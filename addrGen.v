==> flow/design.v <==
`timescale 1ns / 1ps
module addrGen(
    input clk,
    input rst,
    output reg [31:0] M0_AXIS_TDATA,
    output reg M0_AXIS_TLAST,
    input M0_AXIS_TREADY,
    output reg M0_AXIS_TVALID
    );
reg [31:0] acc;
always@(posedge(clk))begin
    M0_AXIS_TVALID = 1'b1;
    M0_AXIS_TLAST = 1'b1;
    if(rst)begin
        M0_AXIS_TDATA = 32'h0;
    end else if(M0_AXIS_TREADY)begin
        M0_AXIS_TDATA = M0_AXIS_TDATA + 32'h1;
    end
end
endmodule
From RTL to reports: addrGen
The steps from the RTL of addrGen to its reports follow in flow order. Lines are those of the file above, counted from 1. Operators: Yosys type, input widths -> output width; for muxes data width and select width s. Cell names lack the library's common part. The mark -- stands for no value.

Top: addrGen. Clock port: clk. Standard-cell library: sky130hd. Timing corner: tt_025C_1v80.

Elaborated design
Counts by Yosys on the flattened word-level netlist (proc, flatten, opt, wreduce; memories kept). Register bits leave out memories and registers merged into their read ports (data or address); mux counts leave out enables and synchronous resets folded into registers. Print and check cells are left out. Cells with the same type and inputs are merged into one.

Cells after elaboration: 2. Output and inout port bits: 34. For bits of input ports the number is 3. For register bits the number is 32.

Under add/sub/neg operators stands 1.

Operators by type and width (count): $add 32x1->32 const B (1).

Depth
Longest topological path by Yosys (ltp), each cell counted once; first at word level (registers and memories cut), then after technology mapping (sequential cells cut; the memories' decode and read muxes count).

Word-level depth: 1. ABC_AREA: 0. The entry for depth in mapped cells reads 6. The entry for depth with buffers taken out reads 5.

Mapped cells and area
The flow's flattened synthesis, as Yosys stat reports it; memories are mapped. The netlist is that of the ABC_AREA named above (0 if unset); the other value can give another one.

Cells by type: dfxtp_1 (count 32, area in all 640.614 um^2); mux2_2 (count 9, area in all 101.347 um^2); nor2_1 (count 26, area in all 97.594 um^2); xor2_1 (count 9, area in all 78.826 um^2); nand4_1 (count 10, area in all 62.56 um^2); nor2b_1 (count 10, area in all 62.56 um^2); nor3_1 (count 10, area in all 50.048 um^2); nand3_1 (count 9, area in all 45.043 um^2); a21oi_1 (count 7, area in all 35.034 um^2); xnor2_1 (count 4, area in all 35.034 um^2); nand2_1 (count 9, area in all 33.782 um^2); and4_1 (count 3, area in all 26.275 um^2); clkbuf_1 (count 7, area in all 26.275 um^2); or3_1 (count 4, area in all 25.024 um^2); mux2_1 (count 2, area in all 22.522 um^2); o31ai_1 (count 3, area in all 22.522 um^2); or4_1 (count 3, area in all 22.522 um^2); nor4_4 (count 1, area in all 21.27 um^2).

Other cell types: 16; their cells: 26.

Buffers: 12. Chip area (Yosys): 1582.8 um^2. Flip-flop cells: 32. The entry for standard cells after synthesis reads 184. For sequential area the number is 640.6 um^2.

Timing after synthesis
OpenSTA on the mapped netlist: ideal clock, no wires. The path of least setup slack (recovery checks aside). Input and output delay are each 20% of the period. Register names are those of the netlist, which keeps one name where synthesis merged equal registers.

Path kind: reg2reg. Start: reg M0_AXIS_TDATA[8]. End: reg M0_AXIS_TDATA[31]. The entry for path delay reads 1934 ps. Under buffers on the path stands 1. Arrival time: 1811 ps. The figure for slack is 606 ps. Under clock period stands 2540 ps. Stages: 6. The figure for time at the first pin is 0 ps. Under library setup time stands 123 ps. Required time: 2417 ps. Under synthesis period reached stands 1934 ps.

"path delay" = arrival - input delay + setup time. "stages": output pins that drive a net of the path, with the launching flip-flop's if there is one; two outputs of one cell count as two. "synthesis period reached" = period - worst setup slack (recovery checks aside). The figure is calculated, with input and output delays left at 20% of the set period. Between the ends stands the longest chain of elaborated cells between them, by number of cells; it is not shown to be the way that was timed. Of several equally long chains one is given. Each line given opens the expression or statement behind the cell; cells for indexed reads and writes are added by Yosys, which also makes memories of some case tables.

Path through: dfxtp_1 > nand4_2 > or4_4 > buf_6 > nor4_4 > mux2_1. Length of the longest elaborated chain: 1. The figure for elaborated cells on any way between the ends is 1. The figure for source lines of those cells is 1. Those cells by class: add/sub (1).

Ends and longest elaborated chain, post-synthesis: start, declared (RTL line 5) `output reg [31:0] M0_AXIS_TDATA,`; start, assigned (RTL line 15) `M0_AXIS_TDATA = 32'h0;`; start, assigned (RTL line 17) `M0_AXIS_TDATA = M0_AXIS_TDATA + 32'h1;`; $add 32x1->32 (RTL line 17); end, assigned (RTL line 15); end, assigned (RTL line 17); end, declared (RTL line 5).

Timing after layout
From the final timing report of run A: the path of least setup slack in the routed layout; clock arrival at registers is part of the times. The report prints the path's times to 10 ps; the period is as set.

Path kind: in2reg. Start: in M0_AXIS_TREADY. End: reg M0_AXIS_TDATA[29]. Under buffers on the path stands 1. The figure for time at the first pin is 710 ps. The figure for slack is 920 ps. Under library setup time stands 110 ps. Stages: 5. Under clock period stands 3530 ps. Required time: 3700 ps. Arrival time: 2780 ps. The entry for external input delay reads 710 ps.

Path through: clkdlybuf4s50_1 > and4_1 > nand4_1 > nor3_1 > mux2_2.

Ends and longest elaborated chain, after layout: start, declared (RTL line 7) `input M0_AXIS_TREADY,`; end, assigned (RTL line 15) `M0_AXIS_TDATA = 32'h0;`; end, assigned (RTL line 17) `M0_AXIS_TDATA = M0_AXIS_TDATA + 32'h1;`; end, declared (RTL line 5) `output reg [31:0] M0_AXIS_TDATA,`.

Chain of elaborated cells between the ends: none given.

==> runs of addrGen <==
Settings and measured results of 2 stored flow runs for module addrGen (sky130hd), not sorted in any way. The constraints put input and output delay at 20% of the set period each and load the outputs with 0.01 pF. By "achieved period" is meant the clock period of the run minus its worst setup slack. This is arithmetic on one report: input and output delays are still those of the set period (20% each).

Run A has these settings: period_ns 3.53; CORE_UTILIZATION 45; SETUP_SLACK_MARGIN 0.57; PLACE_DENSITY_LB_ADDON 0.19; HOLD_SLACK_MARGIN 0.3; CORE_ASPECT_RATIO 1.28; CORE_MARGIN 8; CELL_PAD_IN_SITES_GLOBAL_PLACEMENT 2; TNS_END_PERCENT 70; CTS_CLUSTER_SIZE 14; SLEW_MARGIN 0; CAP_MARGIN 20. The mapped cell area after synthesis is 1582.8 um^2. The overall die area stands at 5685.7 um^2. The utilization in the final report is 59.3%. The setup slack of the worst path reads 923 ps. For the total negative slack the run shows 0 ps. For the worst hold slack in the final report the run shows 515 ps. The measured achieved period is 2607 ps.

Run B has these settings: period_ns 1.92; CORE_UTILIZATION 18; SETUP_SLACK_MARGIN 0.44; HOLD_SLACK_MARGIN 0.29; CORE_ASPECT_RATIO 0.76; CORE_MARGIN 7; TNS_END_PERCENT 45; GPL_ROUTABILITY_DRIVEN 0; CTS_CLUSTER_SIZE 90; MAX_ROUTING_LAYER met4; CAP_MARGIN 20; SLEW_MARGIN 20. The mapped cell area after synthesis is 1582.8 um^2. The overall die area stands at 11639.8 um^2. The utilization in the final report is 31.2%. The setup slack of the worst path reads 176 ps. For the total negative slack the run shows 0 ps. For the worst hold slack in the final report the run shows 515 ps. The measured achieved period is 1744 ps.
