==> flow/design.v <==
`timescale 1ns / 1ps
module axis_trimmer(
input clk,
input rst,
input [63:0] S0_AXIS_TDATA,
input S0_AXIS_TLAST,
input [7:0] S0_AXIS_TKEEP,
output S0_AXIS_TREADY,
input S0_AXIS_TVALID,
output [63:0] M0_AXIS_TDATA,
output M0_AXIS_TLAST,
output [7:0] M0_AXIS_TKEEP,
input M0_AXIS_TREADY,
output M0_AXIS_TVALID 
    );
reg [9:0] dataCtr;
assign M0_AXIS_TDATA = S0_AXIS_TDATA;
assign S0_AXIS_TREADY = M0_AXIS_TREADY;
assign M0_AXIS_TKEEP = S0_AXIS_TKEEP;
assign M0_AXIS_TVALID = S0_AXIS_TVALID && !(dataCtr > 10'd7);
assign M0_AXIS_TLAST = S0_AXIS_TLAST || !(dataCtr < 10'd7);
always@(posedge clk)begin
    if(rst)begin
        dataCtr <= 0;
    end else begin
        if(S0_AXIS_TVALID && M0_AXIS_TREADY)begin
            if(S0_AXIS_TLAST)begin
                dataCtr <= 0;
            end else begin
                dataCtr <= dataCtr + 1;
            end
        end
    end
end
endmodule
== From RTL to reports: axis_trimmer ==
What the tools print for axis_trimmer, step after step.
Lines are those of the file above, counted from 1.
Library cell names are shortened.
The mark -- stands for no value.
Inputs
  top module: axis_trimmer
  clock port: clk
  standard-cell library: sky130hd
  corner: tt_025C_1v80

== Word level ==
Counts by Yosys on the flattened word-level netlist (proc, flatten, opt, wreduce; memories kept). Register bits leave out memories and registers merged into their read ports (data or address); mux counts leave out enables and synchronous resets folded into registers. Print and check cells are left out. Cells with the same type and inputs are merged into one.
Word-level totals
  bits in registers: 10
  input bits: 77
  output and inout bits: 75
  cells after elaboration: 10
Operators by class
  add/sub/neg operators: 1
  muxes and demuxes: 1
  order comparisons: 2
  reductions and logical operators: 5
Operator list (count)
  adder 10 x 1 -> 10 bit with constant B: 1
  greater-than comparator 10 x 3 -> 1 bit with constant B: 1
  < comparator 10 x 3 -> 1 bit with constant B: 1
  two-way mux 10 bit: 1
  logical AND 1 bit: 2
  logical NOT 1 bit: 2
  logical OR 1 bit: 1

== Longest topological paths ==
Depth = most cells in a row (Yosys ltp): at word level without a register or memory, in the mapped netlist without a sequential cell, where the memories' decode and read muxes count.
Logic depth
  depth after elaboration: 3
  ABC_AREA: 0
  depth in mapped cells: 4
  depth with buffers taken out: 4

== Mapped cells and area ==
The flow's flattened synthesis, as Yosys stat reports it; memories are mapped. The netlist is that of the ABC_AREA named above (0 if unset); the other value can give another one.
Cells by type (count)
  buf_4: 73
  dfxtp_1: 10
  a21oi_1: 7
  or4_1: 4
  buf_6: 2
  o31ai_1: 3
  nand3_1: 4
  nand2_1: 5
  or3_1: 3
  xor2_1: 2
  o21ai_0: 3
  ha_1: 1
  nand4_1: 2
  nand4_2: 1
  nor4_2: 1
  nand3_2: 1
  a31o_2: 1
  o311ai_0: 1
Other cell types: 8; their cells: 9.
Mapped netlist
  flip-flops: 10
  chip area (Yosys): 1076.0 sq um
  cells in the netlist: 133

== Worst setup path after synthesis ==
Source: OpenSTA report_checks on the synthesized netlist (no wires, ideal clock, input and output delay 20% of the period each), path of least setup slack; recovery checks are left aside. Register names are those of the netlist, which keeps one name where synthesis merged equal registers.
Timing post-synthesis
  path type: register -> output
  from: register dataCtr[3]
  to: output port M0_AXIS_TVALID
  external output delay: 0.318 ns
  path delay: 1.209 ns
  buffers on the path: 0
  time at the first pin: 0.000 ns
  arrival time: 1.209 ns
  required time: 1.272 ns
  slack: 0.063 ns
  stages on the path: 4
  period: 1.59 ns
  period reached after synthesis: 1.527 ns
"path delay" = arrival - input delay + setup time.
A path that ends at an output port has no setup time.
"stages on the path": output pins that drive a net of the path, with the launching flip-flop's if there is one; two outputs of one cell count as two.
"period reached after synthesis" = period - worst setup slack (recovery checks aside). The figure is calculated, with input and output delays left at 20% of the set period.
The rows between start and end are the longest chain of elaborated cells between them; the timing report does not say that the signal goes this way. Where chains are equally long, one stands for them.
A line is the first line of the expression or statement that the cell stems from. Yosys adds cells for indexed reads and writes and turns some case tables into memories.
At most two assigning lines are given for a register; there are more.
Between the ends, post-synthesis
  cells stage by stage: dfxtp_1 -> or4_1 -> nor4_2 -> and2_1
  cells in the longest elaborated chain: 3
  elaborated cells on any way between the ends: 3
Ends and longest elaborated chain, post-synthesis
  from (decl): RTL line 16  | reg [9:0] dataCtr;
  from (assign): RTL line 24  | dataCtr <= 0;
  from (assign): RTL line 30  | dataCtr <= dataCtr + 1;
  greater-than comparator 10 x 3 -> 1 bit: RTL line 20  | assign M0_AXIS_TVALID = S0_AXIS_TVALID && !(dataCtr > 10'd7);
  logical NOT 1 bit: RTL line 20
  logical AND 1 bit: RTL line 20
  to (decl): RTL line 14  | output M0_AXIS_TVALID

== Timing after layout ==
Path of least setup slack in the final report of run A (OpenROAD, finished layout, wires in). Where an end is a register, its clock arrival counts in the times.
Timing after layout
  path type: register -> output
  from: register dataCtr[6]
  to: output port M0_AXIS_TVALID
  stages on the path: 5
  period: 1.63 ns
  external output delay: 0.33 ns
  buffers on the path: 1
  arrival time: 1.55 ns
  time at the first pin: 0.26 ns
  slack: -0.25 ns
  required time: 1.30 ns
The rows between start and end are the longest chain of elaborated cells between them; the timing report does not say that the signal goes this way. Where chains are equally long, one stands for them.
At most two assigning lines are given for a register; there are more.
Between the ends, after layout
  cells stage by stage: dfxtp_2 -> or4_4 -> nor4_4 -> and2_1 -> buf_2
  cells in the longest elaborated chain: 3
  elaborated cells on any way between the ends: 3
Ends and longest elaborated chain, after layout
  from (decl): RTL line 16  | reg [9:0] dataCtr;
  from (assign): RTL line 24  | dataCtr <= 0;
  from (assign): RTL line 30  | dataCtr <= dataCtr + 1;
  greater-than comparator 10 x 3 -> 1 bit: RTL line 20  | assign M0_AXIS_TVALID = S0_AXIS_TVALID && !(dataCtr > 10'd7);
  logical NOT 1 bit: RTL line 20
  logical AND 1 bit: RTL line 20
  to (decl): RTL line 14  | output M0_AXIS_TVALID

## Implementation results

Stored flow runs of axis_trimmer (2 of them; Yosys, OpenROAD, sky130hd). They differ in their settings and are not a sequence. Constraints: input delay and output delay 20% of the set period each, output load 0.01 pF.
"achieved clock period" means the clock period less the worst setup slack. The figure is calculated, with input and output delays left at 20% of the set period.
"worst setup path time" = time allowed to the worst setup path (clock period - input delay - output delay, where it has them) - its slack; a late launch clock adds to it, a late capture clock takes from it.
"power" is the tool's figure for a default switching activity; nothing was simulated.

Run A
==> flow/run.sh <==
#!/bin/bash
# the make line also repeats the synthesis and layout settings of config.mk as NAME=value (left out here)
make -C /OpenROAD-flow-scripts/flow DESIGN_CONFIG=/design/flow/config.mk WORK_HOME=/design/flow/orfs CLKGATE_MAP_FILE= finish
==> flow/config.mk <==
export PLATFORM = sky130hd
export DESIGN_NAME = axis_trimmer
export DESIGN_NICKNAME = axis_trimmer
export VERILOG_FILES = /design/flow/design.v
export SDC_FILE = /design/flow/constraint.sdc
export NUM_CORES = 4
export LEC_CHECK = 0
export CAP_MARGIN = 20
export CORE_MARGIN = 2
export CORE_UTILIZATION = 40
export SLEW_MARGIN = 20
==> flow/constraint.sdc <==
create_clock -name core_clock -period 1.63 [get_ports {clk}]
set_input_delay 0.3260 -clock core_clock [delete_from_list [all_inputs] [get_ports {clk}]]
set_output_delay 0.3260 -clock core_clock [all_outputs]
set_load 0.01 [all_outputs]

==> results of run A <==
chip area after synthesis (Yosys): 1076.0 sq um
die area: 3120.9 sq um
standard-cell area of the final layout: 774.5 sq um
utilization: 0.307
worst setup slack after layout: -0.250 ns
total negative slack: -0.476 ns
worst hold slack: 0.489 ns
power: 0.0004726 W
achieved clock period: 1.880 ns
worst setup path time: 1.55 ns
worst setup path kind: register -> output

Run B
==> flow/run.sh <==
#!/bin/bash
# the make line also repeats the synthesis and layout settings of config.mk as NAME=value (left out here)
make -C /OpenROAD-flow-scripts/flow DESIGN_CONFIG=/design/flow/config.mk WORK_HOME=/design/flow/orfs CLKGATE_MAP_FILE= finish
==> flow/config.mk <==
export PLATFORM = sky130hd
export DESIGN_NAME = axis_trimmer
export DESIGN_NICKNAME = axis_trimmer
export VERILOG_FILES = /design/flow/design.v
export SDC_FILE = /design/flow/constraint.sdc
export NUM_CORES = 4
export LEC_CHECK = 0
export ABC_AREA = 0
export CAP_MARGIN = 20
export CELL_PAD_IN_SITES_GLOBAL_PLACEMENT = 0
export CORE_MARGIN = 10
export CORE_UTILIZATION = 33
export CTS_CLUSTER_DIAMETER = 320
export GPL_TIMING_DRIVEN = 1
export PLACE_DENSITY = 0.91
export SLEW_MARGIN = 20
export TNS_END_PERCENT = 85
==> flow/constraint.sdc <==
create_clock -name core_clock -period 2.23 [get_ports {clk}]
set_input_delay 0.4460 -clock core_clock [delete_from_list [all_inputs] [get_ports {clk}]]
set_output_delay 0.4460 -clock core_clock [all_outputs]
set_load 0.01 [all_outputs]

==> results of run B <==
chip area after synthesis (Yosys): 1076.0 sq um
die area: 5944.4 sq um
standard-cell area of the final layout: 690.7 sq um
utilization: 0.224
worst setup slack after layout: 0.203 ns
total negative slack: 0.000 ns
worst hold slack: 0.485 ns
power: 0.0003837 W
achieved clock period: 2.027 ns
worst setup path time: 1.58 ns
worst setup path kind: register -> output
